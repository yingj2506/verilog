==> flow/design.v <==
module fifo_rtl_1 (
  input clk,
  input rst,
  input wt_en,
  input rd_en,
  input [7:0]din,
  output reg[7:0]dout,
  output full,
  output empty
);
  reg [7:0]mem[15:0];    
  reg [3:0]wt_p, rd_p;   
  reg [4:0]ct;           
  assign full = (ct == 5'd16);   
  assign empty = (ct == 0);
  always @(posedge clk or posedge rst) begin
    if (rst) begin
      wt_p <= 0;
      rd_p <= 0;
      dout <= 0;
      ct <= 0;
    end
    else begin   
      if (wt_en && !full && rd_en && !empty) begin
        mem[wt_p] <= din;
        wt_p <= wt_p + 1;
        dout <= mem[rd_p];
        rd_p <= rd_p + 1;
      end
      else if (wt_en && !full) begin
        mem[wt_p] <= din;
        wt_p <= wt_p + 1;
        ct <= ct + 1;
      end
      else if (rd_en && !empty) begin
        dout <= mem[rd_p];
        rd_p <= rd_p + 1;
        ct <= ct - 1;
      end
    end
  end
endmodule
# Step by step through the tools: fifo_rtl_1
# Tool output for the design above, in the order of the flow.
# Lines are those of the file above, counted from 1.
# Not given: -
# inputs
design	fifo_rtl_1
clock	clk
lib	sky130hd
pvt_corner	tt_025C_1v80

# Elaborated design
# Yosys after proc, flatten, opt, wreduce and memory -nomap, before mapping. Print and check cells are not counted. Equal cells are merged and count once.
# word_totals
clocked_rd_ports_x_width	0
mem_bits_ro	0
input_bits	12
reg_bits	149
latch_bits	0
ram_bits	0
elab_cells	132
mem_count	0
output_inout_bits	10
# op_classes
mux	59
n_div	0
n_eq	32
bitwise	2
cmp	0
add_sub_neg	4
shift	0
mul	0
n_reduce_logical	15
# op_table
cell	n
2-to-1 mux 8 bit	51
case mux 8 bit (select 16 bit)	1
equality test 4 bit with constant B	16
equality test 4 x 3 -> 1 bit with constant B	8
2-to-1 mux 4 bit	5
equality test 4 x 2 -> 1 bit with constant B	4
2-to-1 mux 5 bit	2
adder 4 x 1 -> 4 bit with constant B	2
equality test 4 x 1 -> 1 bit with constant B	2
zero test 4 bit	2
AND reduction 2 bit	3
nonzero test 2 bit	3
adder 5 x 1 -> 5 bit with constant B	1
subtractor 5 x 1 -> 5 bit with constant B	1
equality test 5 bit with constant B	1
zero test 5 bit	1
logical AND 1 bit	4
inverter 1 bit	2
zero test 1 bit	2
!= test 2 bit with constant B	1

# Logic depth
# Yosys ltp: most cells in a row. Word level: on the elaborated netlist, between registers, memories and ports. Mapped: between sequential cells and ports; inverters and the memories' decode and read muxes count.
# depth
ltp_word	7
ABC_AREA	0
depth_mapped	9
mapped_depth_nobuf	9

# Netlist
# Yosys stat after the flow's synthesis: flattened, memories mapped to cells. It holds for the ABC_AREA given above (unset counts as 0); a run with the other value may have another netlist.
# types
type	n	area_total_um2
sky130_fd_sc_hd__edfxtp_1	128	3.84E+03
sky130_fd_sc_hd__dfrtp_1	21	525.504
sky130_fd_sc_hd__ha_1	11	137.632
sky130_fd_sc_hd__a21oi_1	22	110.106
sky130_fd_sc_hd__nand2_1	27	101.347
sky130_fd_sc_hd__xnor2_1	10	87.584
sky130_fd_sc_hd__nor2_1	22	82.579
sky130_fd_sc_hd__a222oi_1	8	80.077
sky130_fd_sc_hd__o21ai_0	16	80.077
sky130_fd_sc_hd__a221oi_1	9	78.826
sky130_fd_sc_hd__mux2i_1	7	70.067
sky130_fd_sc_hd__a22oi_1	9	67.565
sky130_fd_sc_hd__a32oi_1	7	61.309
sky130_fd_sc_hd__clkbuf_1	16	60.058
sky130_fd_sc_hd__mux2_2	5	56.304
sky130_fd_sc_hd__a22o_1	5	43.792
sky130_fd_sc_hd__o22ai_1	6	37.536
sky130_fd_sc_hd__or3_1	6	37.536
# Other cell types: 30; their cells: 64.
# mapped
seqArea_um2	4369.2
yosys_area_um2	5969.5
buffers	22
mapped_cells	399
flip_flops	149

# Worst setup path after synthesis
# Source: OpenSTA report_checks on the synthesized netlist (no wires, ideal clock, input and output delay 20% of the period each), path of least setup slack; recovery checks are left aside. Register names are those of the netlist, which keeps one name where synthesis merged equal registers.
# synth_timing
path_kind	register to register
from	reg ct[0]
to	reg mem[1][0]
delay_ns	2.275
path_buffers	0
clock_period_ns	2.39
t_arrival_ns	1.892
required_ns	2.007
setup_time_ns	0.383
driving_pins	7
slack_ns	0.114
launch_ns	0.000
synth_period_reached_ns	2.276
# "delay_ns" = arrival - input delay + setup time.
# "driving_pins": output pins that drive a net of the path, with the launching flip-flop's if there is one; two outputs of one cell count as two.
# "synth_period_reached_ns" = period - worst setup slack (recovery checks aside). The figure is calculated, with input and output delays left at 20% of the set period.
# Between the ends stands the longest chain of elaborated cells between them, by number of cells; it is not shown to be the way that was timed. Of several equally long chains one is given.
# A line is the first line of the expression or statement that the cell stems from. Yosys adds cells for indexed reads and writes and turns some case tables into memories.
# At most two assigning lines are given for a register; there are more.
# The path ends at the enable pin of a flip-flop; only ways to that pin are counted.
# synth_between
path_cell_list	sky130_fd_sc_hd__dfrtp_1 > sky130_fd_sc_hd__nor4_1 > sky130_fd_sc_hd__a21boi_2 > sky130_fd_sc_hd__inv_1 > sky130_fd_sc_hd__nor2_1 > sky130_fd_sc_hd__nand2_1 > sky130_fd_sc_hd__nor3_1
elab_chain_len	7
cone_cells	9
cone_classes	1 x eq/ne; 8 x reduce/logical
# synth_rtl
element	line_no	rtl
start, declared	13	reg [4:0]ct;
start, assigned	33	ct <= ct + 1;
start, assigned	38	ct <= ct - 1;
equality test 5 bit	14	assign full = (ct == 5'd16);
zero test 1 bit	24	if (wt_en && !full && rd_en && !empty) begin
logical AND 1 bit (3 in a row)	24
nonzero test 2 bit	-
AND reduction 2 bit	-
end, assigned	25	mem[wt_p] <= din;
end, assigned	31	mem[wt_p] <= din;
end, declared	11	reg [7:0]mem[15:0];

# Timing after layout
# From the final timing report of stored run 1: the path of least setup slack in the routed layout; clock arrival at registers is part of the times.
# layout_timing
path_kind	register to register
from	reg rd_p[1]
to	reg dout[6]
clock_period_ns	2.44
launch_ns	0.43
path_buffers	2
t_arrival_ns	2.53
driving_pins	9
required_ns	2.74
setup_time_ns	0.13
slack_ns	0.21
# Between the ends stands the longest chain of elaborated cells between them, by number of cells; it is not shown to be the way that was timed. Of several equally long chains one is given.
# At most two assigning lines are given for a register; there are more.
# layout_between
path_cell_list	sky130_fd_sc_hd__dfrtp_2 > sky130_fd_sc_hd__inv_4 > sky130_fd_sc_hd__ha_4 > sky130_fd_sc_hd__buf_12 > sky130_fd_sc_hd__buf_4 > sky130_fd_sc_hd__a22oi_1 > sky130_fd_sc_hd__o22ai_1 > sky130_fd_sc_hd__a211oi_1 > sky130_fd_sc_hd__a21oi_1
elab_chain_len	5
cone_cells	20
cone_classes	15 x eq/ne; 4 x mux; 1 x reduce/logical
# layout_rtl
element	line_no	rtl
start, declared	12	reg [3:0]wt_p, rd_p;
start, assigned	28	rd_p <= rd_p + 1;
start, assigned	37	rd_p <= rd_p + 1;
equality test 4 bit	36	dout <= mem[rd_p];
case mux 8 bit (select 16 bit)	36
2-to-1 mux 8 bit	35	else if (rd_en && !empty) begin
2-to-1 mux 8 bit	30	else if (wt_en && !full) begin
2-to-1 mux 8 bit	24	if (wt_en && !full && rd_en && !empty) begin
end, assigned	27	dout <= mem[rd_p];
end, assigned	36
end, declared	7	output reg[7:0]dout,

# Record of 2 stored runs of the RTL-to-layout flow on fifo_rtl_1, platform sky130hd. The runs are unordered. Constraints: input delay and output delay 20% of the set period each, output load 0.01 pF.
# "clock_period_reached_ns" = clock period - worst setup slack. The figure is calculated, with input and output delays left at 20% of the set period.
# "critical_path_time_ns": the worst setup path's part of the clock period (all of it between registers, 20% less for each end at a port) less its slack. A launch clock that arrives late makes it longer, a capture clock that arrives late makes it shorter.
# Settings: -- = not set for that run.
name,stored run 1,stored run 2
period_ns,2.44,2.26
CORE_UTILIZATION,18,64
SETUP_SLACK_MARGIN,0.47,0.67
PLACE_DENSITY_LB_ADDON,0.06,0.15
CORE_ASPECT_RATIO,1.68,--
GPL_ROUTABILITY_DRIVEN,0,--
MIN_ROUTING_LAYER,met2,--
MAX_ROUTING_LAYER,met5,met5
CAP_MARGIN,20,40
CORE_MARGIN,2,4
SLEW_MARGIN,20,10
TNS_END_PERCENT,--,20
ABC_AREA,--,0
finalCellArea_um2,8713.4,7657.3
synthesis_area_um2,5969.5,5969.5
critical_path_time_ns,2.23,2.41
path_kind,register to register,register to register
design.die.area_um2,34685.8,10935.9
tns_ns,0.000,-0.153
worstSetupSlack_ns,0.213,-0.153
clock_period_reached_ns,2.227,2.413
